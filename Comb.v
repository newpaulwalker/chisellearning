==> flow/design.v <==
module Comb(  
  input         clock,  
  input         reset,  
  input  [11:0] io_in,  
  output [11:0] io_out  
);
  reg [11:0] delay;  
  reg [31:0] _RAND_0;
  wire [12:0] _T_10;  
  wire [11:0] _T_11;  
  assign _T_10 = $signed(io_in) - $signed(delay);  
  assign _T_11 = _T_10[11:0];  
  assign io_out = $signed(_T_11);  
  always @(posedge clock) begin
    delay <= io_in;
  end
endmodule
# From RTL to reports: Comb
# The steps from the RTL of Comb to its reports follow in flow order.
# Lines are those of the file above, counted from 1.
# Library cell names are shortened.
# The mark - stands for no value.
[setup]
top = "Comb"
clk_port = "clock"
library = "sky130hd"
corner = "tt_025C_1v80"

# Elaborated design
# Counts by Yosys on the flattened word-level netlist (proc, flatten, opt, wreduce; memories kept). Register bits leave out memories and registers merged into their read ports (data or address); mux counts leave out enables and synchronous resets folded into registers. Print and check cells are left out. Cells with the same type and inputs are merged into one.
[classes]
n_addsub = 1
[ops]
columns = ["cell", "n"]
rows = [
  ["12-bit subtractor", 1],
]
[bits]
out_inout_bits = 12
register_bits = 12

# Logic depth
# Longest topological path by Yosys (ltp), each cell counted once; first at word level (registers and memories cut), then after technology mapping (sequential cells cut; the memories' decode and read muxes count).
[logic_depth]
word_depth = 1
ABC_AREA = 0
ltp_mapped = 8

# After synthesis
# Source: synth_stat.txt of the flow (Yosys; design flattened, memories mapped). It holds for the ABC_AREA given above (unset counts as 0); a run with the other value may have another netlist.
# The area totals of this step are shown rounded.
[by_type]
columns = ["type", "n"]
rows = [
  ["dfxtp_1", 12],
  ["ha_1", 11],
  ["inv_1", 15],
  ["xnor2_1", 5],
  ["xor2_1", 4],
  ["nor2_1", 7],
  ["a21oi_1", 5],
  ["o21a_1", 3],
  ["fa_1", 1],
  ["nand2_1", 5],
  ["o21ai_2", 2],
  ["a211oi_1", 2],
  ["nor2b_1", 2],
  ["o41a_1", 1],
  ["o21ai_1", 2],
  ["o32a_1", 1],
  ["a21oi_2", 1],
  ["nand2b_2", 1],
]
# Other cell types: 10; their cells: 10.
[mapped]
seq_area_um2 = 240
mapped_area_um2 = 790
cells = 90
buffers = 0
flip_flops = 12

# Timing after synthesis
# Source: OpenSTA report_checks on the synthesized netlist (no wires, ideal clock, input and output delay 20% of the period each), path of least setup slack; recovery checks are left aside. Register names are those of the netlist, which keeps one name where synthesis merged equal registers.
[synth_path]
path_kind = "input to output"
from = "in io_in[0]"
to = "out io_out[8]"
delay_ns = 1.468
driving_pins = 8
slack_ns = 1.100
out_delay_ns = 0.856
n_path_buf = 0
tclk_ns = 4.28
arrival_time_ns = 2.324
synth_period_reached_ns = 3.18
# "delay_ns" = arrival - input delay + setup time.
# A path that ends at an output port has no setup time.
# "driving_pins" counts driving pins, that of a launching flip-flop among them; a cell with two outputs on the path counts twice.
# "synth_period_reached_ns" is the clock period less the worst setup slack; recovery checks do not enter. This is arithmetic on one report: input and output delays are still those of the set period (20% each).
# The rows between start and end are the longest chain of elaborated cells between them; the timing report does not say that the signal goes this way. Where chains are equally long, one stands for them.
# Each line given opens the expression or statement behind the cell; cells for indexed reads and writes are added by Yosys, which also makes memories of some case tables.
[synth_between]
path_cell_list = "inv_1 ha_1 fa_1 nand2b_2 a21oi_1 o21a_1 o41a_1 xor2_1"
elab_chain_len = 1
[synth_lines]
columns = ["element", "line_no", "rtl"]
rows = [
  ["start, declared", 4, "input  [11:0] io_in,"],
  ["12-bit subtractor", 11, "assign _T_10 = $signed(io_in) - $signed(delay);"],
  ["end, declared", 5, "output [11:0] io_out"],
]

# Path in the finished layout
# From the final timing report of entry B: the path of least setup slack in the routed layout; clock arrival at registers is part of the times.
[layout_path]
path_kind = "input to output"
from = "in io_in[8]"
to = "out io_out[10]"
out_delay_ns = 0.61
tclk_ns = 3.03
slack_ns = 0.07
arrival_time_ns = 2.35
n_path_buf = 3
driving_pins = 8
# The rows between start and end are the longest chain of elaborated cells between them; the timing report does not say that the signal goes this way. Where chains are equally long, one stands for them.
[layout_between]
path_cell_list = "dlygate4sd2_1 ha_4 buf_4 nor2b_1 or4_1 a21oi_2 xnor2_1 buf_2"
elab_chain_len = 1
[layout_lines]
columns = ["element", "line_no", "rtl"]
rows = [
  ["start, declared", 4, "input  [11:0] io_in,"],
  ["12-bit subtractor", 11, "assign _T_10 = $signed(io_in) - $signed(delay);"],
  ["end, declared", 5, "output [11:0] io_out"],
]

# Measured data: module Comb, platform sky130hd, 2 stored runs of the flow under differing settings, order arbitrary. Input and output delays are each 20% of the period that was set; the output load is 0.01 pF.
# By "period_less_ws_ns" is meant the clock period of the run minus its worst setup slack. This is arithmetic on one report: input and output delays are still those of the set period (20% each).
# By "worst_path_ns" is meant the share of the clock period that the worst setup path is allowed (20% is reserved at inputs, 20% at outputs), minus its slack. Clock arrival times at its registers enter into it.
# By "final_power_uw" is meant OpenSTA's value without simulated activity: inputs other than the clock are taken to toggle once in ten clock periods, and the tool carries that through the logic.
# The results are shown rounded.

[[run]]
name = "entry A"
[run.settings]
period_ns = 2.35
CORE_UTILIZATION = 69
SETUP_SLACK_MARGIN = 0.41
PLACE_DENSITY_LB_ADDON = 0.29
HOLD_SLACK_MARGIN = 0.01
CELL_PAD_IN_SITES_DETAIL_PLACEMENT = 1
TNS_END_PERCENT = 40
CTS_CLUSTER_SIZE = 45
CTS_CLUSTER_DIAMETER = 334
CAP_MARGIN = 15
SLEW_MARGIN = 30
MAX_ROUTING_LAYER = "met5"
CORE_MARGIN = 2
[run.results]
outcome = "incomplete, placement halted on FLW-0024"

[[run]]
name = "entry B"
[run.settings]
period_ns = 3.03
CORE_UTILIZATION = 32
CAP_MARGIN = 20
CORE_MARGIN = 2
SLEW_MARGIN = 20
[run.results]
finish.utilization_pct = 63
worst_hold_slack_ns = 0.56
dieArea_um2 = 2900
final_power_uw = 570
worst_path_ns = 1.75
worst_path_kind = "input to output"
ws_setup_ns = 0.072
yosys.chip_area_um2 = 790
period_less_ws_ns = 2.958
finalCellArea_um2 = 1400
fin_tns_ns = 0.000
