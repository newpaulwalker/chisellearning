==> flow/design.v <==
module RegisterModule(  
  input         clock,  
  input         reset,  
  input  [11:0] io_in,  
  output [11:0] io_out  
);
  reg [11:0] register;  
  reg [31:0] _RAND_0;
  wire [12:0] _T_12;  
  wire [11:0] _T_13;  
  assign _T_12 = io_in + 12'h1;  
  assign _T_13 = _T_12[11:0];  
  assign io_out = register;  
  always @(posedge clock) begin
    if (reset) begin
      register <= 12'h0;
    end else begin
      register <= _T_13;
    end
  end
endmodule
# Reports on RegisterModule
# What the tools print for RegisterModule, step after step.
# Lines are those of the file above, counted from 1.
# Cell names lack the library's common part.
# Not given: --
[setup] top="RegisterModule" clock="clock" library="sky130hd" lib_corner="tt_025C_1v80"

# After elaboration
# Yosys after proc, flatten, opt, wreduce and memory -nomap, before mapping. Enables and synchronous resets that opt folds into registers are not counted as muxes. Memory bits, and registers merged into a memory's read port (data or address), are not among the register bits. Print and check cells are not counted. Equal cells are merged and count once.
[classes] addsub=1
[op_table] op="adder 12 x 1 -> 12 bit with constant B" n=1
[bits] reg_bits=12 inputBits=14 out_inout_bits=12 wordCells=2

# Depth
# Depth = most cells in a row (Yosys ltp): at word level without a register or memory, in the mapped netlist without a sequential cell, where the memories' decode and read muxes count.
[logic_depth] ltp_word=1 ABC_AREA=0 depth_mapped=4 depth_no_buf=4

# Mapped cells and area
# Yosys stat after the flow's synthesis: flattened, memories mapped to cells. It holds for the ABC_AREA given above (unset counts as 0); a run with the other value may have another netlist.
# Totals and module areas in this step are rounded.
[mapped] stdcells=54 mapped_area_um2=513.0 seq_area_um2=240.2 flip_flops=12 n_buf=1
[types] cell_type="dfxtp_1" n=12 area_total_um2=240.23
[types] cell_type="a21oi_1" n=6 area_total_um2=30.029
[types] cell_type="nand4_4" n=1 area_total_um2=21.27
[types] cell_type="nand3_1" n=4 area_total_um2=20.019
[types] cell_type="o21ai_0" n=4 area_total_um2=20.019
[types] cell_type="nor2_1" n=5 area_total_um2=18.768
[types] cell_type="nand3_4" n=1 area_total_um2=17.517
[types] cell_type="xor2_1" n=2 area_total_um2=17.517
[types] cell_type="o31ai_1" n=2 area_total_um2=15.014
[types] cell_type="or3_2" n=2 area_total_um2=15.014
[types] cell_type="or4_1" n=2 area_total_um2=15.014
[types] cell_type="ha_1" n=1 area_total_um2=12.512
[types] cell_type="nor2b_1" n=2 area_total_um2=12.512
[types] cell_type="or3_1" n=2 area_total_um2=12.512
[types] cell_type="mux2_2" n=1 area_total_um2=11.261
[types] cell_type="nand2_1" n=3 area_total_um2=11.261
[types] cell_type="xnor2_1" n=1 area_total_um2=8.758
[types] cell_type="nor4_1" n=1 area_total_um2=6.256
# Other cell types: 2; their cells: 2.

# Timing after synthesis
# OpenSTA on the mapped netlist: ideal clock, no wires. The path of least setup slack (recovery checks aside). Input and output delay are each 20% of the period. Register names are those of the netlist, which keeps one name where synthesis merged equal registers.
[synth_path] path_kind="input-to-reg" startpoint="in io_in[0]" endpoint="reg register[10]" clock_period_ns=1.23 in_delay_ns=0.246 setup_time_ns=0.071 t_first_pin_ns=0.246 arrival_time_ns=1.148 required_time_ns=1.159 slack_ns=0.012 path_delay_ns=0.973 driving_pins=4 n_path_buf=0 synth_period_reached_ns=1.218
# "path_delay_ns" is the arrival time less input delay plus setup time.
# "driving_pins" counts driving pins, that of a launching flip-flop among them; a cell with two outputs on the path counts twice.
# "synth_period_reached_ns" = period - worst setup slack (recovery checks aside). The figure is calculated, with input and output delays left at 20% of the set period.
# The rows between start and end are the longest chain of elaborated cells between them; the timing report does not say that the signal goes this way. Where chains are equally long, one stands for them.
# Each line given opens the expression or statement behind the cell; cells for indexed reads and writes are added by Yosys, which also makes memories of some case tables.
[synth_between] path_cell_list="ha_1 nand2_1 or4_1 a21oi_1" elab_chain_cells=1 cone_cells=1 cone_lines=1 cone_classes="add/sub: 1"
[synth_rtl] item="start: declaration" line_no=4 source="input  [11:0] io_in,"
[synth_rtl] item="adder 12 x 1 -> 12 bit" line_no=11 source="assign _T_12 = io_in + 12'h1;"
[synth_rtl] item="end: assignment" line_no=16 source="register <= 12'h0;"
[synth_rtl] item="end: assignment" line_no=18 source="register <= _T_13;"
[synth_rtl] item="end: declaration" line_no=7 source="reg [11:0] register;"

# Path in the finished layout
# From the final timing report of flow run 2: the path of least setup slack in the routed layout; clock arrival at registers is part of the times.
[layout_path] path_kind="input-to-reg" startpoint="in io_in[0]" endpoint="reg register[10]" clock_period_ns=1.11 in_delay_ns=0.22 setup_time_ns=0.06 t_first_pin_ns=0.22 arrival_time_ns=1.18 required_time_ns=1.32 slack_ns=0.14 driving_pins=5 n_path_buf=1
# The rows between start and end are the longest chain of elaborated cells between them; the timing report does not say that the signal goes this way. Where chains are equally long, one stands for them.
[layout_between] path_cell_list="buf_4 ha_4 nand2_2 or4_4 a21oi_2" elab_chain_cells=1 cone_cells=1 cone_lines=1 cone_classes="add/sub: 1"
[layout_rtl] item="start: declaration" line_no=4 source="input  [11:0] io_in,"
[layout_rtl] item="adder 12 x 1 -> 12 bit" line_no=11 source="assign _T_12 = io_in + 12'h1;"
[layout_rtl] item="end: assignment" line_no=16 source="register <= 12'h0;"
[layout_rtl] item="end: assignment" line_no=18 source="register <= _T_13;"
[layout_rtl] item="end: declaration" line_no=7 source="reg [11:0] register;"

Design RegisterModule on sky130hd. What follows are 2 stored runs of the flow, each under its own settings; their order means nothing. The constraints put input and output delay at 20% of the set period each and load the outputs with 0.01 pF.
"achieved clock period" = clock period - worst setup slack. The figure is calculated, with input and output delays left at 20% of the set period.
"worst setup path time" means the part of the period allowed to the worst setup path (the constraints hold back 20% at inputs and 20% at outputs) less its slack; where the path has registers, the arrival times of their clocks count too.
"power": no workload was simulated; the value follows from the tool's default switching activity.
The measured numbers are rounded.
[flow run 1] settings: period_ns=1.65, CORE_UTILIZATION=61, SETUP_SLACK_MARGIN=0.23, MAX_ROUTING_LAYER=met4, CAP_MARGIN=20, CORE_MARGIN=2, SLEW_MARGIN=20
[flow run 1] result: did not finish, floorplanning stopped with PDN-0185
[flow run 2] settings: period_ns=1.11, CORE_UTILIZATION=35, SETUP_SLACK_MARGIN=0.12, PLACE_DENSITY_LB_ADDON=0.13, HOLD_SLACK_MARGIN=0.08, TNS_END_PERCENT=80, CTS_CLUSTER_DIAMETER=317, CAP_MARGIN=20, CORE_MARGIN=2, SLEW_MARGIN=20
[flow run 2] result: chip area after synthesis (Yosys) 513.0 um^2, die area 1788 um^2, standard-cell area of the final layout 907.1 um^2, utilization 68.0 %, worst setup slack after layout 0.138 ns, total negative slack 0.000 ns, worst hold slack 0.160 ns, power 1027 uW, achieved clock period 0.972 ns, worst setup path time 0.75 ns, worst setup path kind input-to-reg
